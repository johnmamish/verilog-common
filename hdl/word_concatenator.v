==> flow/design.v <==
`timescale 1ns/100ps
module word_concatenator #(
    parameter INPUT_WIDTH=8,
    parameter NUM_WORDS_TO_CONCAT=4,
    localparam OUTPUT_WIDTH = (INPUT_WIDTH * NUM_WORDS_TO_CONCAT)
)  (
    input clk_i,
    input reset_i,
    input [INPUT_WIDTH-1:0] data_i,
    input data_valid_i,
    output logic [OUTPUT_WIDTH-1:0] accumulated_data_o,
    output logic accumulated_data_valid_o
);
    localparam CONCAT_IDX_MIN = 0;
    localparam CONCAT_IDX_MAX = INPUT_WIDTH * (NUM_WORDS_TO_CONCAT - 1);
    localparam CONCAT_IDX_START = (  1) ? CONCAT_IDX_MIN : CONCAT_IDX_MAX;
    localparam CONCAT_IDX_END = (  1) ? CONCAT_IDX_MAX : CONCAT_IDX_MIN;
    logic [$clog2(OUTPUT_WIDTH)+1:0] concat_idx;
    always_ff @(posedge clk_i) begin
        accumulated_data_valid_o <= 0;
        if (data_valid_i) begin
            accumulated_data_o[concat_idx +: INPUT_WIDTH] <= data_i;
            if (concat_idx == CONCAT_IDX_END) begin
                concat_idx <= CONCAT_IDX_START;
                accumulated_data_valid_o <= 1;
            end else begin
                if (  1) concat_idx <= concat_idx + INPUT_WIDTH;
                else concat_idx <= concat_idx - INPUT_WIDTH;
                accumulated_data_valid_o <= 0;
            end
        end
        if (reset_i) begin
            accumulated_data_o <= 'x;
            accumulated_data_valid_o <= '0;
            concat_idx <= '0;
        end
    end
endmodule
=== Step by step through the tools: word_concatenator ===
Tool output for the design above, in the order of the flow.
Lines are those of the file above, counted from 1.
Operators carry their Yosys type and port widths (W data, S select, Z words).
A cell with -- has no value.

* Top: word_concatenator
* Clock port: clk_i
* Library: sky130hd
* Timing corner: tt_025C_1v80

=== Word level ===
Counts by Yosys on the flattened word-level netlist (proc, flatten, opt, wreduce; memories kept). Register bits leave out memories and registers merged into their read ports (data or address). Print and check cells are left out. Cells with the same type and inputs are merged into one.

* Add/sub/neg operators: 2
* Multipliers: 0
* Div/mod/pow operators: 0
* Order comparisons: 0
* Equality and inequality tests: 1
* Shift operators: 2
* Mux-type cells: 4
* Bitwise logic cells: 4
* Reductions and logical operators: 2

{| class="wikitable"
|+ Operators by type and width
! kind !! number
|-
| $mux W32 || 2
|-
| $neg A7 Y33 || 1
|-
| $shift A8 B33 Y32 || 1
|-
| $shift A8 B33 Y32 const A || 1
|-
| $and A32 B32 Y32 || 1
|-
| $or A32 B32 Y32 || 1
|-
| $not A32 Y32 || 1
|-
| $add A7 B4 Y7 const B || 1
|-
| $eq A7 B5 Y1 const B || 1
|-
| $mux W7 || 1
|-
| $reduce_bool A2 Y1 || 1
|-
| $reduce_or A2 Y1 || 1
|-
| $not A1 Y1 || 1
|-
| $mux W1 || 1
|}

* Register bits: 40
* Bits in latches: 0
* RAM bits: 0
* ROM bits: 0
* Word width x clocked read ports: 0
* Memories: 0
* Input port bits: 11
* Cells after elaboration: 18

=== Logic depth ===
Yosys ltp: most cells in a row. Word level: on the elaborated netlist, between registers, memories and ports. Mapped: between sequential cells and ports; inverters and the memories' decode and read muxes count.

* Depth in word-level cells: 7
* ABC_AREA: 0
* Gate-level depth with buffers: 8

=== After synthesis ===
Yosys stat after the flow's synthesis: flattened, memories mapped to cells. It holds for the ABC_AREA given above (unset counts as 0); a run with the other value may have another netlist.
Totals and module areas in this step are rounded.

* Mapped cells: 110
* Cell area after synthesis: 1,778 µm²
* Sequential area: 1,061 µm²
* Mapped flip-flops: 37
* Buffers: 4

{| class="wikitable"
|+ Cells by type
! cell type !! number !! area in all (µm²)
|-
| sky130_fd_sc_hd__edfxtp_1 || 32 || 960.922
|-
| sky130_fd_sc_hd__mux2_2 || 24 || 270.259
|-
| sky130_fd_sc_hd__mux2_4 || 8 || 120.115
|-
| sky130_fd_sc_hd__dfxtp_1 || 5 || 100.096
|-
| sky130_fd_sc_hd__ha_1 || 5 || 62.56
|-
| sky130_fd_sc_hd__xnor2_1 || 3 || 26.275
|-
| sky130_fd_sc_hd__nor4b_4 || 1 || 23.773
|-
| sky130_fd_sc_hd__buf_6 || 2 || 22.522
|-
| sky130_fd_sc_hd__nor4_4 || 1 || 21.27
|-
| sky130_fd_sc_hd__o31a_4 || 1 || 17.517
|-
| sky130_fd_sc_hd__inv_1 || 4 || 15.014
|-
| sky130_fd_sc_hd__nor2_1 || 4 || 15.014
|-
| sky130_fd_sc_hd__nand2_1 || 3 || 11.261
|-
| sky130_fd_sc_hd__a21oi_1 || 2 || 10.01
|-
| sky130_fd_sc_hd__a311oi_1 || 1 || 8.758
|-
| sky130_fd_sc_hd__nand4b_1 || 1 || 8.758
|-
| sky130_fd_sc_hd__nor4b_1 || 1 || 8.758
|-
| sky130_fd_sc_hd__o311ai_0 || 1 || 8.758
|}

Other cell types: 11; their cells: 11.

=== Timing after synthesis ===
Path of least setup slack by OpenSTA after synthesis, without wires, with an ideal clock, recovery checks aside; 20% of the period is set as input and as output delay. Where synthesis merged equal registers, the netlist keeps one of their names.

* Path kind: flip-flop to flip-flop
* From: register concat_idx[3]
* To: register accumulated_data_o[10]
* Period: 2.33 ns
* Setup time: 0.260 ns
* Launch time at the first pin: 0.000 ns
* Arrival: 2.049 ns
* Required time: 2.070 ns
* Slack: 0.021 ns
* Delay of the path: 2.309 ns
* Driving pins on the path: 9
* Period reached after synthesis: 2.309 ns

"delay of the path" is the arrival time less input delay plus setup time.
"driving pins on the path": output pins that drive a net of the path, with the launching flip-flop's if there is one; two outputs of one cell count as two.
"period reached after synthesis" = period - worst setup slack (recovery checks aside). The figure is calculated, with input and output delays left at 20% of the set period.
Between the ends stands the longest chain of elaborated cells between them, by number of cells; it is not shown to be the way that was timed. Of several equally long chains one is given.
A line is the first line of the expression or statement that the cell stems from. Yosys adds cells for indexed reads and writes and turns some case tables into memories.
A register here has more assigning lines than the two given.
Where a signal picks the word or bit written, the line may be left out of the assigning lines.

* Cell sequence: sky130_fd_sc_hd__dfxtp_1 -> sky130_fd_sc_hd__buf_6 -> sky130_fd_sc_hd__nor3_1 -> sky130_fd_sc_hd__inv_1 -> sky130_fd_sc_hd__ha_1 -> sky130_fd_sc_hd__nand3b_1 -> sky130_fd_sc_hd__or3_1 -> sky130_fd_sc_hd__buf_6 -> sky130_fd_sc_hd__mux2_4
* Cells in the longest elaborated chain: 7
* Elaborated cells between the ends (all ways): 8
* Source lines of those cells: 3

{| class="wikitable"
|+ RTL lines, path after synthesis
! element !! RTL line !! source
|-
| start, declared || 18 || <nowiki>logic [$clog2(OUTPUT_WIDTH)+1:0] concat_idx;</nowiki>
|-
| start, assigned || 27 || <nowiki>if (  1) concat_idx <= concat_idx + INPUT_WIDTH;</nowiki>
|-
| start, assigned || 28 || <nowiki>else concat_idx <= concat_idx - INPUT_WIDTH;</nowiki>
|-
| $neg A7 Y33 || 22 || <nowiki>accumulated_data_o[concat_idx +: INPUT_WIDTH] <= data_i;</nowiki>
|-
| $shift A8 B33 Y32 || 22 ||
|-
| $not A32 Y32 || 22 ||
|-
| $and A32 B32 Y32 || 22 ||
|-
| $or A32 B32 Y32 || 22 ||
|-
| $mux W32 || 21 || <nowiki>if (data_valid_i) begin</nowiki>
|-
| $mux W32 || 32 || <nowiki>if (reset_i) begin</nowiki>
|-
| end, assigned || 33 || <nowiki>accumulated_data_o <= 'x;</nowiki>
|-
| end, declared || 11 || <nowiki>output logic [OUTPUT_WIDTH-1:0] accumulated_data_o,</nowiki>
|}

=== Worst path after layout ===
From the final timing report of entry A: the path of least setup slack in the routed layout; clock arrival at registers is part of the times.

* Path kind: flip-flop to flip-flop
* From: register concat_idx[3]
* To: register accumulated_data_o[21]
* Period: 3.11 ns
* Setup time: 0.25 ns
* Launch time at the first pin: 0.28 ns
* Arrival: 2.96 ns
* Required time: 3.14 ns
* Slack: 0.18 ns
* Driving pins on the path: 7

Between the ends stands the longest chain of elaborated cells between them, by number of cells; it is not shown to be the way that was timed. Of several equally long chains one is given.
A register here has more assigning lines than the two given.
Where a signal picks the word or bit written, the line may be left out of the assigning lines.

* Cell sequence: sky130_fd_sc_hd__dfxtp_1 -> sky130_fd_sc_hd__nor3_1 -> sky130_fd_sc_hd__inv_1 -> sky130_fd_sc_hd__ha_1 -> sky130_fd_sc_hd__nand3b_1 -> sky130_fd_sc_hd__nor4b_4 -> sky130_fd_sc_hd__mux2_2
* Cells in the longest elaborated chain: 7
* Elaborated cells between the ends (all ways): 8
* Source lines of those cells: 3

{| class="wikitable"
|+ RTL lines, path post-layout
! element !! RTL line !! source
|-
| start, declared || 18 || <nowiki>logic [$clog2(OUTPUT_WIDTH)+1:0] concat_idx;</nowiki>
|-
| start, assigned || 27 || <nowiki>if (  1) concat_idx <= concat_idx + INPUT_WIDTH;</nowiki>
|-
| start, assigned || 28 || <nowiki>else concat_idx <= concat_idx - INPUT_WIDTH;</nowiki>
|-
| $neg A7 Y33 || 22 || <nowiki>accumulated_data_o[concat_idx +: INPUT_WIDTH] <= data_i;</nowiki>
|-
| $shift A8 B33 Y32 || 22 ||
|-
| $not A32 Y32 || 22 ||
|-
| $and A32 B32 Y32 || 22 ||
|-
| $or A32 B32 Y32 || 22 ||
|-
| $mux W32 || 21 || <nowiki>if (data_valid_i) begin</nowiki>
|-
| $mux W32 || 32 || <nowiki>if (reset_i) begin</nowiki>
|-
| end, assigned || 33 || <nowiki>accumulated_data_o <= 'x;</nowiki>
|-
| end, declared || 11 || <nowiki>output logic [OUTPUT_WIDTH-1:0] accumulated_data_o,</nowiki>
|}

Memo
Re: implementation data of word_concatenator

Top module word_concatenator; platform sky130hd; tools Yosys and OpenROAD; 2 stored runs in no particular order. Input and output delays are each 20% of the period that was set; the output load is 0.01 pF.
"achieved period" is the run's clock period less its worst setup slack. It is reckoned from that one timing run; input and output delays stay at 20% of the period that was set.
"critical path time" = time allowed to the worst setup path (clock period - input delay - output delay, where it has them) - its slack; a late launch clock adds to it, a late capture clock takes from it.
Results are given in rounded form.

=== Entry A ===
{| class="wikitable"
! Setting !! Value
|-
| period_ns || 3.11
|-
| CORE_UTILIZATION || 65
|-
| SETUP_SLACK_MARGIN || 0.14
|-
| PLACE_DENSITY_LB_ADDON || 0.26
|-
| CORE_ASPECT_RATIO || 1.47
|-
| CELL_PAD_IN_SITES_DETAIL_PLACEMENT || 0
|-
| GPL_TIMING_DRIVEN || 1
|-
| GPL_ROUTABILITY_DRIVEN || 0
|-
| MIN_ROUTING_LAYER || met1
|-
| CAP_MARGIN || 20
|-
| CORE_MARGIN || 2
|-
| SLEW_MARGIN || 20
|-
! Result !! Value
|-
| Standard-cell area after layout || 2,317 µm²
|-
| Area of the die || 3,177 µm²
|-
| Setup slack of the critical path || 0.180 ns
|-
| Critical path time || 2.93 ns
|-
| Critical path type || flip-flop to flip-flop
|-
| Area of the synthesized netlist || 1,778 µm²
|-
| Achieved period || 2.930 ns
|-
| Post-route worst hold slack || 0.582 ns
|}

=== Entry B ===
{| class="wikitable"
! Setting !! Value
|-
| period_ns || 2.26
|-
| CORE_UTILIZATION || 43
|-
| PLACE_DENSITY || 0.39
|-
| CORE_MARGIN || 3
|-
| TNS_END_PERCENT || 15
|-
| GPL_TIMING_DRIVEN || 0
|-
| GPL_ROUTABILITY_DRIVEN || 1
|-
| CTS_CLUSTER_SIZE || 23
|-
| CTS_CLUSTER_DIAMETER || 266
|-
| CAP_MARGIN || 10
|-
| SLEW_MARGIN || 5
|-
! Result !! Value
|-
| Standard-cell area after layout || 2,454 µm²
|-
| Post-route worst hold slack || 0.579 ns
|-
| Achieved period || 2.270 ns
|-
| Area of the die || 4,942 µm²
|-
| Setup slack of the critical path || -0.010 ns
|-
| Area of the synthesized netlist || 1,778 µm²
|-
| Critical path time || 2.27 ns
|-
| Critical path type || flip-flop to flip-flop
|}
