==> flow/design.v <==
module color_sharp_memory_display_driver #(
    parameter WIDTH = 240,
    parameter HEIGHT = 320,
    parameter HPADDING = 8,
    parameter VPADDING = 4,
    parameter CLKDIV = 16,
    parameter VCOM_CLKDIV = 200000,
    parameter MEM_DELAY = 1
) (
    input clk_i,
    input reset_i,
    output logic vsync_o,
    output logic [15:0] addr_o,
    output logic read_valid_o,
    input [15:0] pixel_data_i,
    output logic intb_o,
    output logic bsp_o,
    output logic bck_o,
    output logic gsp_o,
    output logic gck_o,
    output logic gen_o,
    output logic vcom_o,
    output logic vb_o,
    output logic va_o,
    output logic [1:0] r_o,
    output logic [1:0] g_o,
    output logic [1:0] b_o
);
    logic sending_reset_frame, reset_frame_started;
    localparam BCK_MAXVAL = ((WIDTH + HPADDING) >> 1) - 1;
    localparam GCK_MAXVAL = ((HEIGHT + VPADDING) << 1) - 1;
    localparam INTB_START_GCK_OFFSET = 397 / (BCK_MAXVAL + 1);
    localparam INTB_START_BCK_OFFSET = 397 % (BCK_MAXVAL + 1);
    localparam INTB_END_BCK_OFFSET = 30;
    localparam INTB_GCK_START = ((HEIGHT << 1) + 2 + INTB_START_GCK_OFFSET);
    localparam INTB_GCK_END = (GCK_MAXVAL);
    localparam GEN_STARTING_BCK_IDX = 20;
    logic [15:0] pixel_latch;
    logic next_pixel_is_in_active_region;
    logic pixel_fetch_pending;
    logic [$clog2(MEM_DELAY)+1:0] mem_dly_count;
    logic [15:0] bck_count, gck_count, bck_count_next;
    logic this_line_valid, prev_line_valid;
    logic sending_msb;
    logic [$clog2(CLKDIV)+1:0] clkcount;
    always_ff @(posedge clk_i) begin
        clkcount <= clkcount + 1;
        read_valid_o <= 0;
        if (clkcount == ((CLKDIV >> 1) - 1)) begin
            clkcount <= 0;
            if (!sending_reset_frame && next_pixel_is_in_active_region) begin
                read_valid_o <= 1;
                pixel_fetch_pending <= 1;
                mem_dly_count <= '0;
                addr_o <= bck_count_next + 256 * (gck_count - 1);
            end
            bck_o <= ~bck_count[0];
            bck_count <= bck_count_next;
        end
        if ((clkcount == 1) && this_line_valid) begin
            if (sending_msb) begin
                r_o <= {pixel_latch[13], pixel_latch[5]};
                g_o <= {pixel_latch[11], pixel_latch[3]};
                b_o <= {pixel_latch[9], pixel_latch[1]};
            end else begin
                r_o <= {pixel_latch[12], pixel_latch[4]};
                g_o <= {pixel_latch[10], pixel_latch[2]};
                b_o <= {pixel_latch[8], pixel_latch[0]};
            end
        end
        if (pixel_fetch_pending) mem_dly_count <= mem_dly_count + 1;
        if (pixel_fetch_pending && (mem_dly_count == MEM_DELAY)) begin
            pixel_latch <= pixel_data_i;
            pixel_fetch_pending <= 0;
        end
        if (gck_count == 1) reset_frame_started <= 1;
        if (gck_count == (HEIGHT << 1)) vsync_o <= 1;
        else vsync_o <= 0;
        if ((clkcount == 1) && (bck_count == (BCK_MAXVAL))) begin
            gck_o <= gck_count[0];
            gck_count <= (gck_count == GCK_MAXVAL) ? 0 : gck_count + 1;
            if ((gck_count == GCK_MAXVAL) && reset_frame_started) sending_reset_frame <= 0;
            sending_msb <= ~gck_count[0];
            this_line_valid <= ((gck_count >= 0) && (gck_count < (HEIGHT << 1)));
            prev_line_valid <= this_line_valid;
        end
        if ((bck_count == (BCK_MAXVAL >> 1)) && (gck_count == GCK_MAXVAL)) gsp_o <= 1;
        if ((bck_count == (BCK_MAXVAL >> 1)) && (gck_count == 1)) gsp_o <= 0;
        if ((bck_count == INTB_START_BCK_OFFSET) && (gck_count == INTB_GCK_START)) intb_o <= 0;
        if ((bck_count == INTB_END_BCK_OFFSET) && (gck_count == INTB_GCK_END)) intb_o <= 1;
        if ((clkcount == 2) && (bck_count == BCK_MAXVAL)) bsp_o <= 1;
        if ((clkcount == 2) && (bck_count == 1)) bsp_o <= 0;
        if (bck_count == GEN_STARTING_BCK_IDX) gen_o <= prev_line_valid;
        if (bck_count == (GEN_STARTING_BCK_IDX + (30 * 2))) gen_o <= 0;
        if (reset_i) begin
            sending_msb <= 1;
            sending_reset_frame <= 1;
            reset_frame_started <= 0;
            bck_count <= BCK_MAXVAL - 2;
            gck_count <= GCK_MAXVAL - 4;
            clkcount <= 0;
            {this_line_valid, prev_line_valid} <= 0;
            mem_dly_count <= 0;
            pixel_fetch_pending <= 0;
            pixel_latch <= '0;
            vsync_o <= '0;
            {addr_o, read_valid_o} <= '0;
            {intb_o, bsp_o, bck_o, gsp_o, gck_o, gen_o, r_o, g_o, b_o} <= '0;
        end
    end
    always_comb begin
        bck_count_next = (bck_count == BCK_MAXVAL) ? 0 : bck_count + 1;
        next_pixel_is_in_active_region = bck_count_next <= BCK_MAXVAL;
    end
    localparam VCOM_SUPPRESS_TIME = 1000;
    logic [15:0] vcom_suppress_counter;
    logic suppress_vcom;
    always_ff @(posedge clk_i) begin
        vcom_suppress_counter <= vcom_suppress_counter + 1;
        if (vcom_suppress_counter > VCOM_SUPPRESS_TIME) suppress_vcom <= 0;
        if (reset_i || sending_reset_frame) begin
            vcom_suppress_counter <= 0;
            suppress_vcom <= 1;
        end
    end
    logic [$clog2(VCOM_CLKDIV)+1:0] vcom_counter;
    always_ff @(posedge clk_i) begin
        logic va;
        vcom_counter <= vcom_counter + 1;
        if (vcom_counter == (VCOM_CLKDIV - 1)) begin
            vcom_counter <= 0;
        end
        va = (vcom_counter < (VCOM_CLKDIV >> 1)) ? 1 : 0;
        va_o <= va;
        vcom_o <= ~va;
        vb_o <= ~va;
        if (reset_i || suppress_vcom) begin
            vcom_counter <= 0;
            {va_o, vcom_o, vb_o} <= '0;
        end
    end
endmodule
Reports on color_sharp_memory_display_driver
Tool output for the design above, in the order of the flow. Line numbers count from 1 in the design file above. Cell names lack the library's common part. A cell with n/a has no value.

Design top: color_sharp_memory_display_driver. Clock input: clk_i. Cell library: sky130hd. Timing corner: tt_025C_1v80.

Word level
Yosys after proc, flatten, opt, wreduce and memory -nomap, before mapping. Memory bits, and registers merged into a memory's read port (data or address), are not among the register bits. Print and check cells are not counted. Equal cells are merged and count once.

Under input port bits stands 18. For output and inout port bits the number is 33. The entry for flip-flop bits (word level) reads 129. The entry for word-level cells reads 102.

Under muxes and demuxes stands 13. Under reduce/logical cells stands 28. Under equal/unequal tests stands 16. Under bitwise gates (word level) stands 4. $add $sub $neg: 8. The figure for $lt $le $gt $ge is 5.

Operator list (count): 16-bit by 1-bit adder with 16-bit output (second input constant) (3); 16-bit by 10-bit == test with 1-bit output (second input constant) (3); 16-bit by 5-bit == test with 1-bit output (second input constant) (3); 16-bit by 1-bit == test with 1-bit output (second input constant) (2); 16-bit by 7-bit == test with 1-bit output (second input constant) (2); 16-bit two-way mux (2); 20-bit by 1-bit adder with 20-bit output (second input constant) (1); 20-bit by 17-bit less-than comparator with 1-bit output (second input constant) (1); 20-bit by 18-bit == test with 1-bit output (second input constant) (1); 16-bit by 1-bit greater-or-equal comparator with 1-bit output (second input constant) (1); 16-bit by 10-bit > comparator with 1-bit output (second input constant) (1); 16-bit by 10-bit less-than comparator with 1-bit output (second input constant) (1); 16-bit adder (1); 16-bit by 6-bit == test with 1-bit output (second input constant) (1); 16-bit by 7-bit less-or-equal comparator with 1-bit output (second input constant) (1); 2-bit OR reduction (7); 1-bit logical AND (12); 2-bit two-way mux (6); 8-bit by 1-bit subtractor with 8-bit output (second input constant) (1); 2-bit AND reduction (3); 2-bit nonzero test (3); 6-bit by 1-bit adder with 6-bit output (second input constant) (1); 6-bit by 1-bit == test with 1-bit output (second input constant) (1); 6-bit by 2-bit == test with 1-bit output (second input constant) (1); 6-bit by 3-bit == test with 1-bit output (second input constant) (1); 1-bit two-way mux (5); 1-bit NOT (4); 1-bit logical OR (2).

Not listed: further kinds 3, cells in them 3.

Longest topological paths
Yosys ltp: most cells in a row. Word level: on the elaborated netlist, between registers, memories and ports. Mapped: between sequential cells and ports; inverters and the memories' decode and read muxes count.

The figure for depth in word-level cells is 7. Under ABC_AREA stands 0. Gate-level depth with buffers: 14. The entry for depth with buffers taken out reads 13.

Synthesis result
Yosys stat after the flow's synthesis: flattened, memories mapped to cells. It holds for the ABC_AREA given above (unset counts as 0); a run with the other value may have another netlist. Totals and module areas in this step are rounded.

Cells by type: dfxtp_1 (count 127, total area 2.54E+03 um^2); xor2_1 (count 53, total area 464.195 um^2); nor2_1 (count 102, total area 382.867 um^2); nand2_1 (count 79, total area 296.534 um^2); xnor2_1 (count 32, total area 280.269 um^2); ha_1 (count 22, total area 275.264 um^2); a21oi_1 (count 52, total area 260.25 um^2); nand3_1 (count 40, total area 200.192 um^2); o21ai_0 (count 22, total area 110.106 um^2); nand4_1 (count 17, total area 106.352 um^2); nor4_1 (count 17, total area 106.352 um^2); clkbuf_1 (count 28, total area 105.101 um^2); nor3_1 (count 20, total area 100.096 um^2); and3_1 (count 14, total area 87.584 um^2); o211ai_1 (count 10, total area 75.072 um^2); inv_1 (count 17, total area 63.811 um^2); mux2i_1 (count 6, total area 60.058 um^2); and2_1 (count 8, total area 50.048 um^2).

Other cell types: 44; their cells: 102.

The entry for standard cells after synthesis reads 768. Flip-flop cells: 127. For cell area after synthesis the number is 6401 um^2. Buffer cells: 44.

Timing after synthesis
Path of least setup slack by OpenSTA after synthesis, without wires, with an ideal clock, recovery checks aside; 20% of the period is set as input and as output delay. Where synthesis merged equal registers, the netlist keeps one of their names.

Kind: register to register. From: register bck_count[1]. To: register addr_o[14]. The entry for arrival time reads 2.754 ns. For launch time at the first pin the number is 0.000 ns. The entry for stages reads 15. The entry for path delay reads 2.880 ns. Setup time: 0.126 ns. The figure for path slack is 0.790 ns. Clock period: 3.67 ns. The figure for buffers on the path is 1. The entry for period reached after synthesis reads 2.88 ns.

"path delay" is the arrival time less input delay plus setup time. "stages" counts driving pins, that of a launching flip-flop among them; a cell with two outputs on the path counts twice. "period reached after synthesis" = period - worst setup slack (recovery checks aside). The figure is calculated, with input and output delays left at 20% of the set period. Between the ends stands the longest chain of elaborated cells between them, by number of cells; it is not shown to be the way that was timed. Of several equally long chains one is given. Each line given opens the expression or statement behind the cell; cells for indexed reads and writes are added by Yosys, which also makes memories of some case tables.

Path through: dfxtp_1 ha_1 buf_2 nand3_1 nor2_1 nand2_1 xnor2_1 ha_1 fa_1 a21o_1 a21oi_1 o21bai_1 a21oi_1 xor2_1 o21ai_0. Under cells in the longest elaborated chain stands 5.

RTL lines, path post-synthesis: start, declared (RTL line 42) `logic [15:0] bck_count, gck_count, bck_count_next;`; start, assigned (RTL line 58) `bck_count <= bck_count_next;`; start, assigned (RTL line 99) `bck_count <= BCK_MAXVAL - 2;`; 16-bit by 1-bit adder with 16-bit output (RTL line 112) `bck_count_next = (bck_count == BCK_MAXVAL) ? 0 : bck_count + 1;`; 16-bit two-way mux (RTL line 112); 16-bit by 7-bit less-or-equal comparator with 1-bit output (RTL line 113) `next_pixel_is_in_active_region = bck_count_next <= BCK_MAXVAL;`; 1-bit logical AND (RTL line 51) `if (!sending_reset_frame && next_pixel_is_in_active_region) begin`; 2-bit AND reduction; end, assigned (RTL line 55) `addr_o <= bck_count_next + 256 * (gck_count - 1);`; end, declared (RTL line 13) `output logic [15:0] addr_o,`.

Some nets on the timed path still bear RTL names; the line given drives or declares the net.

Nets with RTL names, path post-synthesis (RTL line): bck_count_next[8] (112).

Path in the finished layout
Path of least setup slack in the final report of run A (OpenROAD, finished layout, wires in). Where an end is a register, its clock arrival counts in the times.

Kind: register to register. From: register bck_count[1]. To: register addr_o[4]. The entry for stages reads 8. For launch time at the first pin the number is 0.41 ns. The entry for arrival time reads 2.84 ns. Setup time: 0.10 ns. The figure for buffers on the path is 0. Clock period: 2.17 ns. The figure for path slack is -0.36 ns.

Between the ends stands the longest chain of elaborated cells between them, by number of cells; it is not shown to be the way that was timed. Of several equally long chains one is given.

Path through: dfxtp_4 ha_4 or4bb_4 or4_4 o21ai_4 o211ai_4 or4_1 o211a_1. Under cells in the longest elaborated chain stands 5.

RTL lines, path after layout: start, declared (RTL line 42) `logic [15:0] bck_count, gck_count, bck_count_next;`; start, assigned (RTL line 58) `bck_count <= bck_count_next;`; start, assigned (RTL line 99) `bck_count <= BCK_MAXVAL - 2;`; 16-bit by 1-bit adder with 16-bit output (RTL line 112) `bck_count_next = (bck_count == BCK_MAXVAL) ? 0 : bck_count + 1;`; 16-bit two-way mux (RTL line 112); 16-bit by 7-bit less-or-equal comparator with 1-bit output (RTL line 113) `next_pixel_is_in_active_region = bck_count_next <= BCK_MAXVAL;`; 1-bit logical AND (RTL line 51) `if (!sending_reset_frame && next_pixel_is_in_active_region) begin`; 2-bit AND reduction; end, assigned (RTL line 55) `addr_o <= bck_count_next + 256 * (gck_count - 1);`; end, declared (RTL line 13) `output logic [15:0] addr_o,`.

Stored flow runs of color_sharp_memory_display_driver (2 of them; Yosys, OpenROAD, sky130hd). They differ in their settings and are not a sequence. Constraints: input delay and output delay 20% of the set period each, output load 0.01 pF. The results are shown rounded.

Run A has these settings: period_ns 2.17; CORE_UTILIZATION 28; SETUP_SLACK_MARGIN 0.03; PLACE_DENSITY 0.74; CORE_MARGIN 6; CELL_PAD_IN_SITES_GLOBAL_PLACEMENT 1; GPL_ROUTABILITY_DRIVEN 0; CTS_CLUSTER_DIAMETER 356; SLEW_MARGIN 25; CAP_MARGIN 20. The synthesized cell area is 6401 um^2. The measured overall die area is 26630 um^2. The std-cell area (final layout) reads 9430 um^2. The post-route utilization stands at 42.7 %. The smallest setup slack is -0.357 ns. For the worst hold slack in the final report the run shows 0.438 ns.

Run B has these settings: period_ns 6.12; CAP_MARGIN 20; CORE_MARGIN 2; CORE_UTILIZATION 40; SLEW_MARGIN 20. The synthesized cell area is 6401 um^2. The measured overall die area is 17030 um^2. The std-cell area (final layout) reads 7637 um^2. The post-route utilization stands at 48.4 %. The smallest setup slack is 2.581 ns. For the worst hold slack in the final report the run shows 0.445 ns.
